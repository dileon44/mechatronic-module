==> flow/design.v <==
module FormationPause (Clock, I, O);
parameter ArmNum  = 2,
          Periods = 50;
localparam SWNum  = 2*ArmNum;
input bit Clock;
input  logic [SWNum:1] I;
output logic [SWNum:1] O = 0;
logic [SWNum:1] Enable;
generate
if (Periods > 0) begin
   	logic [SWNum:1] Front;
   	logic [SWNum:1] D, M;
   	logic [$clog2(Periods + 1) - 1:0] Counter = 0;
   	logic Zero;
   	assign Zero = (Counter == 0);
	always @(posedge Clock) begin
		D <= I;
	end
	assign Front = ~D & I;
	always @(posedge Clock) begin
		if (Front) Counter <= Periods - 1;
		else if (!Zero) Counter <= Counter - 1;
	end
	always @(posedge Clock) begin
		if (Zero) M <= Front;
	end
	assign Enable = ~(Front | {SWNum{(~Zero)}} & M);
end else begin
	supply1 vcc;
	assign Enable = {SWNum{vcc}};
end
endgenerate
always @(posedge Clock) begin
	integer i;
	for (i = 1; i <= 2*ArmNum; i = i +1)
  		if (Enable[i]) O[i] <= I[i];
end
endmodule
======== From RTL to reports: FormationPause ========
Tool output for the design above, in the order of the flow.
Line numbers count from 1 in the design file above.
Cell names lack the library's common part.
A cell with -- has no value.
set-up
  design top .............................. FormationPause
  clock input ............................. Clock
  standard-cell library ................... sky130hd
  timing corner ........................... tt_025C_1v80

======== After elaboration ========
Counts by Yosys on the flattened word-level netlist (proc, flatten, opt, wreduce; memories kept). Register bits leave out memories and registers merged into their read ports (data or address); mux counts leave out enables and synchronous resets folded into registers. Print and check cells are left out. Cells with the same type and inputs are merged into one.
operators by class
  reductions and logical operators ........ 2
  bitwise logic cells ..................... 6
  add/sub/neg operators ................... 1
operators by type and width
  operator                                           count
  AND 4 bit                                          2
  inverter 4 bit                                     2
  subtractor 6 x 1 -> 6 bit (second input constant)  1
  logical NOT 6 bit                                  1
  bitwise OR 4 bit                                   1
  nonzero test 4 bit                                 1
  inverter 1 bit                                     1
bit counts
  register bits after elaboration ......... 18
  bits of input ports ..................... 5
  output and inout port bits .............. 4

======== Logic depth ========
Longest topological path by Yosys (ltp), each cell counted once; first at word level (registers and memories cut), then after technology mapping (sequential cells cut; the memories' decode and read muxes count).
logic depth
  depth after elaboration ................. 5
  ABC_AREA ................................ 0
  mapped depth ............................ 7
  gate-level depth less buffers ........... 6

======== Mapped cells and area ========
Yosys stat after the flow's synthesis: flattened, memories mapped to cells. It holds for the ABC_AREA given above (unset counts as 0); a run with the other value may have another netlist.
Totals and module areas in this step are rounded.
mapped netlist
  synthesis area .......................... 681 um2
  mapped flip-flops ....................... 18
  cell count .............................. 52
cell types
  type      count  total area (um2)
  edfxtp_1  8      240.23
  dfxtp_1   10     200.192
  ha_1      2      25.024
  nor2b_1   4      25.024
  a21oi_1   4      20.019
  xor2_1    2      17.517
  and3_1    2      12.512
  nor4_2    1      12.512
  buf_6     1      11.261
  inv_1     3      11.261
  or3_4     1      11.261
  nor3_1    2      10.01
  o211a_1   1      10.01
  o21ai_0   2      10.01
  xnor2_1   1      8.758
  nor3b_1   1      7.507
  o211ai_1  1      7.507
  o21a_1    1      7.507
Not listed: further types 5, cells in them 5.

======== Path before layout ========
Source: OpenSTA report_checks on the synthesized netlist (no wires, ideal clock, input and output delay 20% of the period each), path of least setup slack; recovery checks are left aside. Register names are those of the netlist, which keeps one name where synthesis merged equal registers.
path post-synthesis
  kind .................................... reg-to-reg
  from .................................... register genblk1.Counter[2]
  to ...................................... register O[1]
  setup time .............................. 0.304 ns
  arrival time ............................ 1.220 ns
  stages .................................. 5
  path delay .............................. 1.524 ns
  slack ................................... 1.376 ns
  data required time ...................... 2.596 ns
  clock period ............................ 2.9 ns
  synthesis period reached ................ 1.524 ns
"path delay" = arrival - input delay + setup time.
"stages" counts driving pins, that of a launching flip-flop among them; a cell with two outputs on the path counts twice.
"synthesis period reached" = period - worst setup slack (recovery checks aside). The figure is calculated, with input and output delays left at 20% of the set period.
The rows between start and end are the longest chain of elaborated cells between them; the timing report does not say that the signal goes this way. Where chains are equally long, one stands for them.
Each line given opens the expression or statement behind the cell; cells for indexed reads and writes are added by Yosys, which also makes memories of some case tables.
between the ends, post-synthesis
  path through ............................ dfxtp_1 -> or3_4 -> or2_1 -> buf_6 -> a21oi_1
  cells in the longest elaborated chain ... 5
RTL lines, path post-synthesis
  what                line  RTL
  start: declaration  13    logic [$clog2(Periods + 1) - 1:0] Counter = 0;
  start: assignment   21    if (Front) Counter <= Periods - 1;
  start: assignment   22    else if (!Zero) Counter <= Counter - 1;
  logical NOT 6 bit   15    assign Zero = (Counter == 0);
  inverter 1 bit      27    assign Enable = ~(Front | {SWNum{(~Zero)}} & M);
  AND 4 bit           27
  bitwise OR 4 bit    27
  inverter 4 bit      27
  end: assignment     36    if (Enable[i]) O[i] <= I[i];
  end: declaration    7     output logic [SWNum:1] O = 0;

======== Worst path after layout ========
From the final timing report of run 1: the path of least setup slack in the routed layout; clock arrival at registers is part of the times.
path after layout
  kind .................................... input-to-reg
  from .................................... input I[3]
  to ...................................... register genblk1.Counter[0]
  input delay ............................. 0.63 ns
  stages .................................. 4
  slack ................................... 1.34 ns
  data required time ...................... 3.24 ns
  arrival time ............................ 1.90 ns
  clock period ............................ 3.13 ns
  setup time .............................. 0.14 ns
The rows between start and end are the longest chain of elaborated cells between them; the timing report does not say that the signal goes this way. Where chains are equally long, one stands for them.
between the ends, after layout
  path through ............................ clkdlybuf4s50_1 -> nor2b_1 -> nor4_2 -> o21ai_0
  cells in the longest elaborated chain ... 2
RTL lines, path after layout
  what                line  RTL
  start: declaration  6     input  logic [SWNum:1] I;
  AND 4 bit           19    assign Front = ~D & I;
  nonzero test 4 bit  21    if (Front) Counter <= Periods - 1;
  end: assignment     21
  end: assignment     22    else if (!Zero) Counter <= Counter - 1;
  end: declaration    13    logic [$clog2(Periods + 1) - 1:0] Counter = 0;

# Flow runs of FormationPause

FormationPause through Yosys and OpenROAD on sky130hd: 2 stored runs, unordered, with their settings and measured results. The constraints put input and output delay at 20% of the set period each and load the outputs with 0.01 pF.
By "period achieved" is meant the clock period of the run minus its worst setup slack. This is arithmetic on one report: input and output delays are still those of the set period (20% each).
By "time of the worst setup path" is meant the share of the clock period that the worst setup path is allowed (20% is reserved at inputs, 20% at outputs), minus its slack. Clock arrival times at its registers enter into it.
"total power after layout": no workload was simulated; the value follows from the tool's default switching activity.
Results are given in rounded form.

======== run 1 ========
==> flow/run.sh <==
#!/bin/bash
# the make line also repeats the synthesis and layout settings of config.mk as NAME=value (left out here)
make -C /OpenROAD-flow-scripts/flow DESIGN_CONFIG=/design/flow/config.mk WORK_HOME=/design/flow/orfs CLKGATE_MAP_FILE= finish
==> flow/config.mk <==
export PLATFORM = sky130hd
export DESIGN_NAME = FormationPause
export DESIGN_NICKNAME = FormationPause
export VERILOG_FILES = /design/flow/design.v
export SDC_FILE = /design/flow/constraint.sdc
export NUM_CORES = 4
export LEC_CHECK = 0
export ABC_AREA = 0
export CAP_MARGIN = 25
export CORE_ASPECT_RATIO = 0.53
export CORE_MARGIN = 2
export CORE_UTILIZATION = 23
export GPL_TIMING_DRIVEN = 1
export HOLD_SLACK_MARGIN = 0.17
export SETUP_SLACK_MARGIN = -0.24
export SLEW_MARGIN = 35
==> flow/constraint.sdc <==
create_clock -name core_clock -period 3.13 [get_ports {Clock}]
set_input_delay 0.6260 -clock core_clock [delete_from_list [all_inputs] [get_ports {Clock}]]
set_output_delay 0.6260 -clock core_clock [all_outputs]
set_load 0.01 [all_outputs]

-------- measured, run 1 --------
  standard-cell area after routing ........ 845 um2
  post-route utilization .................. 29.9 %
  die area ................................ 3430 um2
  total negative setup slack .............. 0.000 ns
  period achieved ......................... 1.792 ns
  worst hold slack after layout ........... 0.497 ns
  setup slack of the worst path ........... 1.34 ns
  time of the worst setup path ............ 1.17 ns
  worst setup path kind ................... input-to-reg
  mapped cell area after synthesis ........ 681 um2
  total power after layout ................ 463 µW

======== run 2 ========
==> flow/run.sh <==
#!/bin/bash
# the make line also repeats the synthesis and layout settings of config.mk as NAME=value (left out here)
make -C /OpenROAD-flow-scripts/flow DESIGN_CONFIG=/design/flow/config.mk WORK_HOME=/design/flow/orfs CLKGATE_MAP_FILE= finish
==> flow/config.mk <==
export PLATFORM = sky130hd
export DESIGN_NAME = FormationPause
export DESIGN_NICKNAME = FormationPause
export VERILOG_FILES = /design/flow/design.v
export SDC_FILE = /design/flow/constraint.sdc
export NUM_CORES = 4
export LEC_CHECK = 0
export CAP_MARGIN = 20
export CORE_MARGIN = 2
export CORE_UTILIZATION = 40
export SETUP_SLACK_MARGIN = -0.03
export SLEW_MARGIN = 20
==> flow/constraint.sdc <==
create_clock -name core_clock -period 1.92 [get_ports {Clock}]
set_input_delay 0.3840 -clock core_clock [delete_from_list [all_inputs] [get_ports {Clock}]]
set_output_delay 0.3840 -clock core_clock [all_outputs]
set_load 0.01 [all_outputs]

-------- measured, run 2 --------
  standard-cell area after routing ........ 792 um2
  post-route utilization .................. 50.8 %
  die area ................................ 2050 um2
  total negative setup slack .............. 0.000 ns
  period achieved ......................... 1.641 ns
  worst hold slack after layout ........... 0.521 ns
  setup slack of the worst path ........... 0.279 ns
  time of the worst setup path ............ 1.64 ns
  worst setup path kind ................... reg-to-reg
  mapped cell area after synthesis ........ 681 um2
  total power after layout ................ 675 µW
